==> flow/design.v <==
`timescale 1ns/1ns
module b32adder(input [31:0] a,b, output reg [31:0] out);
    assign out = a+ b;
endmodule
`timescale 1ns/1ns
module b32regen(input [31:0] in, input clk, rst, enable, output reg [31:0] out);
  reg [31:0] a;
  always@(posedge clk, posedge rst) begin
    if(rst)
      out <= 31'b0;
  else begin
    if(enable)
          out <= in;
    end
    end
endmodule
`timescale 1ns/1ns
module IF( input clk, rst, freeze, BranchTaken,
              input [31:0]  BranchAddr,               
              output [31:0] PC, Instruction);
  logic [31:0] n4 = 32'd4;
  logic [31:0] pcin ,pcout,
              addout,instmem_out;
  assign pcin = (BranchTaken == 1'b1) ? BranchAddr : addout;
  logic pc_en;
  assign pc_en = ~(freeze & ~BranchTaken);
  b32regen PCReg(pcin, clk, rst, pc_en, pcout);
  instmem IM(pcout, clk, rst, instmem_out);
  b32adder A1(n4, pcout, addout);
  assign PC = addout;
  assign Instruction = instmem_out;
endmodule
`timescale 1ns/1ns
module instmem(input[31:0] address, input clk,rst, output[31:0] inst);
  logic [31:0] pc, instruction;
  assign pc = address ;
  always@(*) begin
  case (pc)
      0 : instruction <= 32'b11100011101000000000000000010100;
      4 : instruction <= 32'b11100011101000000001101000000001;
      8 : instruction <= 32'b11100011101000000010000100000011;
     12 : instruction <= 32'b11100000100100100011000000000010;
     16 : instruction <= 32'b11100000101000000100000000000000;
     20 : instruction <= 32'b11100000010001000101000100000100;
     24 : instruction <= 32'b11100000110000000110000010100000;
     28 : instruction <= 32'b11100001100001010111000101000010;
     32 : instruction <= 32'b11100000000001111000000000000011;
     36 : instruction <= 32'b11100001111000001001000000000110;
     40 : instruction <= 32'b11100000001001001010000000000101;
     44 : instruction <= 32'b11100001010110000000000000000110;
     48 : instruction <= 32'b00010000100000010001000000000001;
     52 : instruction <= 32'b11100001000110010000000000001000;
     56 : instruction <= 32'b00000000100000100010000000000010;
     60 : instruction <= 32'b11100011101000000000101100000001;
     64 : instruction <= 32'b11100100100000000001000000000000;
     68 : instruction <= 32'b11100100100100001011000000000000;  
     72 : instruction <= 32'b11100100100000000010000000000100;
     76 : instruction <= 32'b11100100100000000011000000001000;
     80 : instruction <= 32'b11100100100000000100000000001101;
     84 : instruction <= 32'b11100100100000000101000000010000;  
     88 : instruction <= 32'b11100100100000000110000000010100;
     92 : instruction <= 32'b11100100100100001010000000000100;
     96 : instruction <= 32'b11100100100000000111000000011000; 
    100 : instruction <= 32'b11100011101000000001000000000100;  
    104 : instruction <= 32'b11100011101000000010000000000000;
    108 : instruction <= 32'b11100011101000000011000000000000;
    112 : instruction <= 32'b11100000100000000100000100000011;  
    116 : instruction <= 32'b11100100100101000101000000000000;
    120 : instruction <= 32'b11100100100101000110000000000100;
    124 : instruction <= 32'b11100001010101010000000000000110;
    128 : instruction <= 32'b11000100100001000110000000000000;  
    132 : instruction <= 32'b11000100100001000101000000000100;
    136 : instruction <= 32'b11100010100000110011000000000001;
    140 : instruction <= 32'b11100011010100110000000000000011;  
    144 : instruction <= 32'b10111010111111111111111111110111;
    148 : instruction <= 32'b11100010100000100010000000000001;
    152 : instruction <= 32'b11100001010100100000000000000001;
    156 : instruction <= 32'b10111010111111111111111111110011;  
    160 : instruction <= 32'b11100100100100000001000000000000;
    164 : instruction <= 32'b11100100100100000010000000000100;
    168 : instruction <= 32'b11100100100100000011000000001000;  
    172 : instruction <= 32'b11100100100100000100000000001100;  
    176 : instruction <= 32'b11100100100100000101000000010000;
    180 : instruction <= 32'b11100100100100000110000000010100; 
    184 : instruction <= 32'b11101010111111111111111111111111;  
    default : instruction <= 32'b0; 
  endcase
  end
 assign inst = instruction; 
endmodule
# From RTL to reports: IF
# Tool output for the design above, in the order of the flow.
# Lines are those of the file above, counted from 1.
# Operators carry their Yosys type and port widths (W data, S select, Z words).
# Library cell names are shortened.
# A cell with -- has no value.
# design
top_module,IF
clk_port,clk
cell_library,sky130hd
corner,tt_025C_1v80

# After elaboration
# Yosys after proc, flatten, opt, wreduce and memory -nomap, before mapping. Enables and synchronous resets that opt folds into registers are not counted as muxes. Memory bits, and registers merged into a memory's read port (data or address), are not among the register bits. Print and check cells are not counted. Equal cells are merged and count once.
# bits
elab_cells,53
in_bits,36
register_bits,32
output_inout_bits,64
# classes
muxes,2
n_addsub,1
n_logic,2
equal,46
reduce_logical,1
# op_table
op,n
$pmux W32 S47,1
$eq A32 B7 Y1 const B,16
$eq A32 B8 Y1 const B,15
$eq A32 B6 Y1 const B,8
$eq A32 B5 Y1 const B,4
$eq A32 B4 Y1 const B,2
$add A3 B32 Y32 const A,1
$eq A32 B3 Y1 const B,1
$logic_not A32 Y1,1
$mux W32,1
$and A1 B1 Y1,1
$not A1 Y1,1

# Longest topological paths
# Yosys ltp: most cells in a row. Word level: on the elaborated netlist, between registers, memories and ports. Mapped: between sequential cells and ports; inverters and the memories' decode and read muxes count.
# depth
depth_word,2
ABC_AREA,0
depth_mapped,9
mapped_depth_nobuf,7

# Netlist
# The flow's flattened synthesis, as Yosys stat reports it; memories are mapped. The netlist is that of the ABC_AREA named above (0 if unset); the other value can give another one.
# mapped
mapped_area_um2,3980.1
sequential_area_um2,800.8
buffers,59
ff_cells,32
cells,543
# by_type
type,n,type_area_um2
dfrtp_1,32,800.768
nand2_1,83,311.549
xnor2_1,35,306.544
xor2_1,23,201.443
a21oi_1,33,165.158
o21ai_0,32,160.154
buf_2,27,135.13
nor2_1,36,135.13
nand3_1,24,120.115
buf_4,15,112.608
o21ai_1,18,90.086
a31oi_1,13,81.328
nand4_1,11,68.816
nor4_4,3,63.811
nor4_1,9,56.304
clkbuf_1,14,52.55
ha_1,4,50.048
nor2b_1,8,50.048
# Other cell types: 58; their cells: 123.
# The figures by module come from a second, unflattened synthesis with its own total; it is not the netlist above.
# hier_totals
cells_unflattened,602
area_unflattened_um2,5212.5
# Each row is one instance without its submodules.
# modules
mod,area_um2,mod_seq_area_um2,instances,n_cells
instmem,1707.9,0.0,1,273
b32adder,1601.5,0.0,1,221
b32regen,1348.8,800.8,1,69
IF,554.3,0.0,1,39

# Worst setup path after synthesis
# Source: OpenSTA report_checks on the synthesized netlist (no wires, ideal clock, input and output delay 20% of the period each), path of least setup slack; recovery checks are left aside. Register names are those of the netlist, which keeps one name where synthesis merged equal registers.
# synth_path
path_type,reg-to-output
from,register PCReg.out[2]
to,output port Instruction[31]
t_arrival_ps,2077
driving_pins,8
n_path_buf,1
required_time_ps,2344
delay_ps,2077
period_ps,2930
t_first_pin_ps,0
slack_ps,267
out_delay_ps,586
period_less_setup_slack_ps,2663
# "delay_ps" is the arrival time less input delay plus setup time.
# At an output port there is no setup time.
# "driving_pins": output pins that drive a net of the path, with the launching flip-flop's if there is one; two outputs of one cell count as two.
# "period_less_setup_slack_ps" = period - worst setup slack (recovery checks aside). The figure is calculated, with input and output delays left at 20% of the set period.
# The rows between start and end are the longest chain of elaborated cells between them; the timing report does not say that the signal goes this way. Where chains are equally long, one stands for them.
# Each line given opens the expression or statement behind the cell; cells for indexed reads and writes are added by Yosys, which also makes memories of some case tables.
# synth_between
path_cell_list,dfrtp_1 > inv_1 > ha_1 > buf_2 > nor4_1 > a211oi_1 > a2111oi_2 > a31oi_1
elab_chain_cells,2
cells_between,48
cone_lines,1
cone_classes,46 x eq/ne; 1 x mux; 1 x reduce/logical
# synth_rtl
element,line_no,text
from (decl),6,"module b32regen(input [31:0] in, input clk, rst, enable, output reg [31:0] out);"
from (assign),10,out <= 31'b0;
from (assign),13,out <= in;
$eq A32 B8 Y1,38,case (pc)
$pmux W32 S47,38,
to (decl),20,"output [31:0] PC, Instruction);"
# Some nets on the timed path still bear RTL names; the line given drives or declares the net.
# synth_named_nets
net,line_no,text
PC[2],3,assign out = a+ b;

# Path in the finished layout
# From the final timing report of stored run 2: the path of least setup slack in the routed layout; clock arrival at registers is part of the times.
# The path's times are printed in steps of 10 ps; the period is the one set.
# layout_path
path_type,reg-to-output
from,register PCReg.out[3]
to,output port Instruction[31]
period_ps,2090
t_first_pin_ps,280
n_path_buf,5
slack_ps,-700
required_time_ps,1670
driving_pins,12
out_delay_ps,420
t_arrival_ps,2370
# The rows between start and end are the longest chain of elaborated cells between them; the timing report does not say that the signal goes this way. Where chains are equally long, one stands for them.
# layout_between
path_cell_list,dfrtp_2 > inv_2 > ha_4 > buf_12 > nor2_4 > nor2_2 > buf_4 > buf_4 > a2111oi_2 > buf_4 > a31oi_1 > buf_2
elab_chain_cells,2
cells_between,48
cone_lines,1
cone_classes,46 x eq/ne; 1 x mux; 1 x reduce/logical
# layout_rtl
element,line_no,text
from (decl),6,"module b32regen(input [31:0] in, input clk, rst, enable, output reg [31:0] out);"
from (assign),10,out <= 31'b0;
from (assign),13,out <= in;
$eq A32 B8 Y1,38,case (pc)
$pmux W32 S47,38,
to (decl),20,"output [31:0] PC, Instruction);"

# Flow measurements of IF on sky130hd: 2 stored runs with different settings, listed in no order. Input and output delays are each 20% of the period that was set; the output load is 0.01 pF.
# By "worstPathTime_ps" is meant the share of the clock period that the worst setup path is allowed (20% is reserved at inputs, 20% at outputs), minus its slack. Clock arrival times at its registers enter into it.
# By "power_total_w" is meant OpenSTA's value without simulated activity: inputs other than the clock are taken to toggle once in ten clock periods, and the tool carries that through the logic.
# "worstPathTime_ps" is known to 10 ps.
# Among the settings, . means not set for that run.
# Among the results, . means that no value is shown for the run.
stored run,period_ns,CORE_UTILIZATION,PLACE_DENSITY_LB_ADDON,CORE_ASPECT_RATIO,ABC_AREA,CTS_CLUSTER_DIAMETER,CAP_MARGIN,SLEW_MARGIN,CORE_MARGIN,SETUP_SLACK_MARGIN,TNS_END_PERCENT,GPL_ROUTABILITY_DRIVEN,CTS_CLUSTER_SIZE,dieArea_um2,tns_ps,setup_ws_ps,finish.stdcell_area_um2,ys_area_um2,worstPathTime_ps,timing.worst_path_kind,power_total_w,finish.utilization_pct
stored run 1,2.19,64,0.15,1.77,0,286,15,10,2,.,.,.,.,.,.,.,.,.,.,.,.,.
stored run 2,2.09,37,0.19,1.33,.,.,20,20,9,0.33,95,0,36,14852.2,-26559,-696,8039.0,3980.1,2370,reg-to-output,0.003597,76.6
# Stored run 1: no results, placement failed with DPL-0038
